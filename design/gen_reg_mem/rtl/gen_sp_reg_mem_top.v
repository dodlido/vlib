==> flow/design.v <==
module gen_pipe_top #(
   parameter           DEPTH       =    2 ,  
   parameter           DAT_W       =    4 ,  
   parameter bit [0:0] LOW_PWR_OPT = 1'b1    
) (
   input  logic [      0:0] clk     ,  
   input  logic [      0:0] rst_n   ,  
   input  logic [DAT_W-1:0] dat_in  ,  
   input  logic [      0:0] vld_in  ,  
   output logic [DAT_W-1:0] dat_out ,  
	output logic [      0:0] vld_out    
);
logic [DEPTH:0][DAT_W-1:0] pipe_dat ; 
logic [DEPTH:0]            pipe_vld ; 
genvar ST ; 
generate
   for (ST = 0; ST<DEPTH; ST++) begin : gen_pipe_loop
      if (ST==0) begin : gen_1st_stage_cond 
         always_ff @(posedge clk) begin
            if (!rst_n) begin
               pipe_dat[1] <= DAT_W'(0) ; 
               pipe_vld[1] <= 1'b0      ;
            end
            else if (pipe_vld[ST] | ~LOW_PWR_OPT) begin
               pipe_dat[1] <= dat_in ; 
               pipe_vld[1] <= vld_in ;
            end
         end
      end
      else begin : gen_2nd_stage_cond
         always_ff @(posedge clk) begin
            if (!rst_n) begin
               pipe_dat[ST+1] <= DAT_W'(0) ; 
               pipe_vld[ST+1] <= 1'b0      ;
            end
            else if (pipe_vld[ST] | ~LOW_PWR_OPT) begin
               pipe_dat[ST+1] <= pipe_dat[ST] ; 
               pipe_vld[ST+1] <= pipe_vld[ST] ;
            end
         end
      end
   end
endgenerate
assign dat_out = DEPTH==0 ? dat_in : pipe_dat[DEPTH] ; 
assign vld_out = DEPTH==0 ? vld_in : pipe_vld[DEPTH] ; 
endmodule
module gen_sp_reg_mem_top #(
    parameter int       DAT_W        =             8 ,  
    parameter int       DEPTH        =            32 ,  
    parameter int       ADD_W        = $clog2(DEPTH) ,  
    parameter int       DLY_USER2MEM = 0             ,  
    parameter int       DLY_MEM2USER = 0             ,  
    parameter bit [0:0] LOW_PWR_OPT  = 1'b1          ,  
    parameter bit [0:0] BIT_EN_OPT   = 1'b0             
)(
    input  logic [      0:0] clk     ,  
    input  logic [      0:0] rst_n   ,  
    input  logic [      0:0] cs      ,  
    input  logic [      0:0] wen     ,  
    input  logic [ADD_W-1:0] add     ,  
    input  logic [DAT_W-1:0] dat_in  ,  
    input  logic [DAT_W-1:0] bit_sel ,  
    output logic [DAT_W-1:0] dat_out    
);
logic            [      0:0] masked_wr                ; 
logic            [      0:0] masked_rd                ;
logic            [DAT_W-1:0] mem_dat_in               ;
logic [DEPTH-1:0][DAT_W-1:0] mem_dat_in_post_bit_sel  ;
logic            [ADD_W-1:0] mem_add                  ;
logic            [      0:0] mem_wr                   ;
logic            [      0:0] mem_cs                   ;
logic            [DAT_W-1:0] mem_dat_out              ;
logic [DEPTH-1:0][DAT_W-1:0] mem_array                ; 
logic [DEPTH-1:0]            mem_wen_vec              ;
assign masked_wr =  wen & cs ; 
assign masked_rd = ~wen & cs ; 
generate
   if (BIT_EN_OPT) begin: gen_bit_en_cond  
      wire [DAT_W-1:0] mem_bit_sel ; 
      gen_pipe_top #(.DEPTH(DLY_USER2MEM), .DAT_W(2*DAT_W+ADD_W+1), .LOW_PWR_OPT(LOW_PWR_OPT)) i0_ctrl_pipe (
         .clk      (clk                                          ),
         .rst_n    (rst_n                                        ),
         .dat_in   ({bit_sel    , dat_in    , add    , masked_wr}),
         .vld_in   (cs                                           ),
         .dat_out  ({mem_bit_sel, mem_dat_in, mem_add, mem_wr   }),
         .vld_out  (mem_cs                                       )
      ); 
   end
   else begin: gen_bit_dis_cond  
      gen_pipe_top #(.DEPTH(DLY_USER2MEM), .DAT_W(DAT_W+ADD_W+1), .LOW_PWR_OPT(LOW_PWR_OPT)) i1_ctrl_pipe (
         .clk      (clk                             ),
         .rst_n    (rst_n                           ),
         .dat_in   ({dat_in    , add    , masked_wr}),
         .vld_in   (cs                              ),
         .dat_out  ({mem_dat_in, mem_add, mem_wr   }),
         .vld_out  (mem_cs                          )
      ); 
   end
endgenerate
genvar ADD_IDX, BIT_IDX ; 
generate
   for (ADD_IDX = 0; ADD_IDX<DEPTH; ADD_IDX++) begin : gen_mem_loop
      if (BIT_EN_OPT) begin: gen_bit_sel_dat_en_cond
         for (BIT_IDX=0; BIT_IDX<DAT_W; BIT_IDX++) begin: gen_bit_sel_dat_en_loop
            assign mem_dat_in_post_bit_sel[ADD_IDX][BIT_IDX] = mem_bit_sel[BIT_IDX] ? mem_dat_in[BIT_IDX] : mem_array[ADD_IDX][BIT_IDX] ; 
         end
      end
      else begin: gen_bit_sel_dat_dis_cond
         assign mem_dat_in_post_bit_sel[ADD_IDX] = mem_dat_in ; 
      end
      assign mem_wen_vec[ADD_IDX] = (ADD_IDX[ADD_W-1:0]==mem_add) & mem_wr ; 
      always_ff @(posedge clk) 
         if (!rst_n) 
            mem_array[ADD_IDX] <= DAT_W'(0) ; 
         else if (mem_wen_vec[ADD_IDX])
            mem_array[ADD_IDX] <= mem_dat_in_post_bit_sel[ADD_IDX] ; 
   end
endgenerate
assign mem_dat_out = mem_array[mem_add] ;  
gen_pipe_top #(.DEPTH(DLY_MEM2USER), .DAT_W(DAT_W), .LOW_PWR_OPT(LOW_PWR_OPT)) out_pipe (
    .clk      (clk        ),
    .rst_n    (rst_n      ),
    .dat_in   (mem_dat_out),
    .vld_in   (mem_cs     ),
    .dat_out  (dat_out    ),
    .vld_out  (           )   
); 
endmodule
# Reports on gen_sp_reg_mem_top
# Tool output for the design above, in the order of the flow.
# Lines are those of the file above, counted from 1.
# Library cell names are shortened.
# Not given: -
[design]
design = "gen_sp_reg_mem_top"
clock = "clk"
cell_library = "sky130hd"
corner = "tt_025C_1v80"

# Word-level counts
# Source: Yosys, flattened and elaborated, memories not mapped. Widths are those after wreduce; folded enables and synchronous resets count as part of the registers. Registers that Yosys merges into a memory's read port (data or address) are not register bits. Print and check cells do not count. Equal cells are merged and count once.
[word_totals]
in_bits = 25
ff_bits = 256
output_inout_bits = 8
[classes]
n_eq = 31
shifts = 1
n_logic = 33
reduce_and_logical = 1
[op_table]
columns = ["operator", "n"]
rows = [
  ["256-bit by 9-bit indexed select with 8-bit output", 1],
  ["5-bit == test (first input constant)", 16],
  ["4-bit by 5-bit == test with 1-bit output (first input constant)", 8],
  ["1-bit AND", 33],
  ["3-bit by 5-bit == test with 1-bit output (first input constant)", 4],
  ["2-bit by 5-bit == test with 1-bit output (first input constant)", 2],
  ["1-bit by 5-bit == test with 1-bit output (first input constant)", 1],
  ["5-bit zero test", 1],
]

# Longest topological paths
# Depth = most cells in a row (Yosys ltp): at word level without a register or memory, in the mapped netlist without a sequential cell, where the memories' decode and read muxes count.
[depth]
ltp_word = 2
ABC_AREA = 0
mapped_depth = 9
ltp_nobuf = 5

# Synthesis result
# Yosys stat after the flow's synthesis: flattened, memories mapped to cells. It holds for the ABC_AREA given above (unset counts as 0); a run with the other value may have another netlist.
[types]
columns = ["cell_type", "n", "type_area_um2"]
rows = [
  ["dfxtp_1", 256, 5.12E+03],
  ["mux2i_1", 223, 2.23E+03],
  ["nor2b_1", 188, 1.18E+03],
  ["mux4_2", 44, 990.95],
  ["a21boi_0", 70, 525.504],
  ["o21ai_0", 73, 365.35],
  ["nand2_1", 91, 341.578],
  ["clkbuf_1", 72, 270.259],
  ["nor2_4", 16, 180.173],
  ["mux2_2", 10, 112.608],
  ["buf_4", 12, 90.086],
  ["nor2_8", 4, 80.077],
  ["nor2_1", 19, 71.318],
  ["o221ai_1", 6, 52.55],
  ["o22a_1", 6, 52.55],
  ["a21oi_1", 10, 50.048],
  ["buf_2", 10, 50.048],
  ["a22oi_1", 6, 45.043],
]
# Other cell types: 26; their cells: 61.
[mapped]
mapped_cells = 1177
ffs = 256
area_um2 = 12279.3
# The figures by module come from a second, unflattened synthesis with its own total; it is not the netlist above.
[hier_totals]
cells_unflattened = 1247
hier_area_um2 = 12313.1
# Rows give one instance, submodules left out.
[modules]
columns = ["mod", "n_cells", "seq_area_um2", "n_inst", "mod_area_um2"]
rows = [
  ["gen_sp_reg_mem_top", 1223, 5124.9, 1, 12132.9],
  ["gen_pipe_top", 15, 0.0, 1, 112.6],
  ["gen_pipe_top", 9, 0.0, 1, 67.6],
]

# Path before layout
# Path of least setup slack by OpenSTA after synthesis, without wires, with an ideal clock, recovery checks aside; 20% of the period is set as input and as output delay. Where synthesis merged equal registers, the netlist keeps one of their names.
[synth_path]
path_type = "input-to-output"
startpoint = "input port add[0]"
endpoint = "output port dat_out[7]"
arrival_time_ns = 1.801
stages = 6
t_first_pin_ns = 0.424
t_required_ns = 1.696
clock_period_ns = 2.12
delay_ns = 1.377
setup_slack_ns = -0.105
path_buffers = 3
out_delay_ns = 0.424
period_less_setup_slack_ns = 2.225
# "delay_ns" = arrival - input delay + setup time.
# At an output port there is no setup time.
# "stages": output pins that drive a net of the path, with the launching flip-flop's if there is one; two outputs of one cell count as two.
# "period_less_setup_slack_ns" is the clock period less the worst setup slack; recovery checks do not enter. This is arithmetic on one report: input and output delays are still those of the set period (20% each).
# The rows between start and end are the longest chain of elaborated cells between them; the timing report does not say that the signal goes this way. Where chains are equally long, one stands for them.
# Each line given opens the expression or statement behind the cell; cells for indexed reads and writes are added by Yosys, which also makes memories of some case tables.
[synth_via]
path_cell_list = "buf_6 > buf_12 > buf_6 > mux4_2 > a2111oi_2 > nor2_1"
elab_chain_cells = 1
cone_cells = 1
cone_lines = 1
cone_classes = "shift: 1"
[synth_lines]
columns = ["element", "line_no", "text"]
rows = [
  ["start: declaration", 60, "input  logic [ADD_W-1:0] add     ,"],
  ["256-bit by 9-bit indexed select with 8-bit output", 119, "assign mem_dat_out = mem_array[mem_add] ;"],
  ["end: declaration", 63, "output logic [DAT_W-1:0] dat_out"],
]

# Timing after layout
# From the final timing report of flow run 1: the path of least setup slack in the routed layout; clock arrival at registers is part of the times.
[layout_path]
path_type = "input-to-output"
startpoint = "input port add[0]"
endpoint = "output port dat_out[3]"
stages = 8
setup_slack_ns = -0.05
t_first_pin_ns = 0.53
path_buffers = 5
t_required_ns = 2.14
clock_period_ns = 2.67
out_delay_ns = 0.53
arrival_time_ns = 2.18
# The rows between start and end are the longest chain of elaborated cells between them; the timing report does not say that the signal goes this way. Where chains are equally long, one stands for them.
[layout_via]
path_cell_list = "buf_12 > buf_12 > buf_12 > buf_6 > mux4_2 > a22oi_2 > a31oi_2 > buf_2"
elab_chain_cells = 1
cone_cells = 1
cone_lines = 1
cone_classes = "shift: 1"
[layout_lines]
columns = ["element", "line_no", "text"]
rows = [
  ["start: declaration", 60, "input  logic [ADD_W-1:0] add     ,"],
  ["256-bit by 9-bit indexed select with 8-bit output", 119, "assign mem_dat_out = mem_array[mem_add] ;"],
  ["end: declaration", 63, "output logic [DAT_W-1:0] dat_out"],
]

Memo
Re: implementation data of gen_sp_reg_mem_top

Settings and measured results of 2 stored flow runs for module gen_sp_reg_mem_top (sky130hd), not sorted in any way. The constraints put input and output delay at 20% of the set period each and load the outputs with 0.01 pF.
"achieved_period_ns": clock period set for the run, less the worst setup slack. It is reckoned from that one timing run; input and output delays stay at 20% of the period that was set.
By "worst_path_ns" is meant the share of the clock period that the worst setup path is allowed (20% is reserved at inputs, 20% at outputs), minus its slack. Clock arrival times at its registers enter into it.
"design_power_mw" rests on the timing tool's default activity at the inputs, not on a simulated workload.

# flow run 1
==> flow/run.sh <==
#!/bin/bash
# the make line also repeats the synthesis and layout settings of config.mk as NAME=value (left out here)
make -C /OpenROAD-flow-scripts/flow DESIGN_CONFIG=/design/flow/config.mk WORK_HOME=/design/flow/orfs CLKGATE_MAP_FILE= finish
==> flow/config.mk <==
export PLATFORM = sky130hd
export DESIGN_NAME = gen_sp_reg_mem_top
export DESIGN_NICKNAME = gen_sp_reg_mem_top
export VERILOG_FILES = /design/flow/design.v
export SDC_FILE = /design/flow/constraint.sdc
export NUM_CORES = 4
export LEC_CHECK = 0
export CAP_MARGIN = 20
export CELL_PAD_IN_SITES_DETAIL_PLACEMENT = 0
export CORE_MARGIN = 2
export CORE_UTILIZATION = 67
export CTS_CLUSTER_DIAMETER = 87
export CTS_CLUSTER_SIZE = 63
export GPL_ROUTABILITY_DRIVEN = 1
export GPL_TIMING_DRIVEN = 0
export MAX_ROUTING_LAYER = met4
export MIN_ROUTING_LAYER = met1
export PLACE_DENSITY_LB_ADDON = 0.19
export SLEW_MARGIN = 20
==> flow/constraint.sdc <==
create_clock -name core_clock -period 2.67 [get_ports {clk}]
set_input_delay 0.5340 -clock core_clock [delete_from_list [all_inputs] [get_ports {clk}]]
set_output_delay 0.5340 -clock core_clock [all_outputs]
set_load 0.01 [all_outputs]

==> flow run 1: results <==
synth_area_um2=12279.3
die_um2=19426.8
stdcell_area_um2=13974.7
util_pct=77.8
timing.setup.ws_ns=-0.046
setup_tns_ns=-0.091
final_hold_ws_ns=0.436
design_power_mw=6.702
achieved_period_ns=2.716
worst_path_ns=1.65
critical_path_kind="input-to-output"

# flow run 2
==> flow/run.sh <==
#!/bin/bash
# the make line also repeats the synthesis and layout settings of config.mk as NAME=value (left out here)
make -C /OpenROAD-flow-scripts/flow DESIGN_CONFIG=/design/flow/config.mk WORK_HOME=/design/flow/orfs CLKGATE_MAP_FILE= finish
==> flow/config.mk <==
export PLATFORM = sky130hd
export DESIGN_NAME = gen_sp_reg_mem_top
export DESIGN_NICKNAME = gen_sp_reg_mem_top
export VERILOG_FILES = /design/flow/design.v
export SDC_FILE = /design/flow/constraint.sdc
export NUM_CORES = 4
export LEC_CHECK = 0
export ABC_AREA = 0
export CAP_MARGIN = 20
export CORE_MARGIN = 2
export CORE_UTILIZATION = 63
export MAX_ROUTING_LAYER = met5
export PLACE_DENSITY_LB_ADDON = 0.25
export SLEW_MARGIN = 30
==> flow/constraint.sdc <==
create_clock -name core_clock -period 2.88 [get_ports {clk}]
set_input_delay 0.5760 -clock core_clock [delete_from_list [all_inputs] [get_ports {clk}]]
set_output_delay 0.5760 -clock core_clock [all_outputs]
set_load 0.01 [all_outputs]

==> flow run 2: results <==
synth_area_um2=12279.3
die_um2=20623.8
stdcell_area_um2=14437.6
util_pct=74.9
timing.setup.ws_ns=0.003
setup_tns_ns=0.000
final_hold_ws_ns=0.476
design_power_mw=7.766
achieved_period_ns=2.877
worst_path_ns=1.72
critical_path_kind="input-to-output"
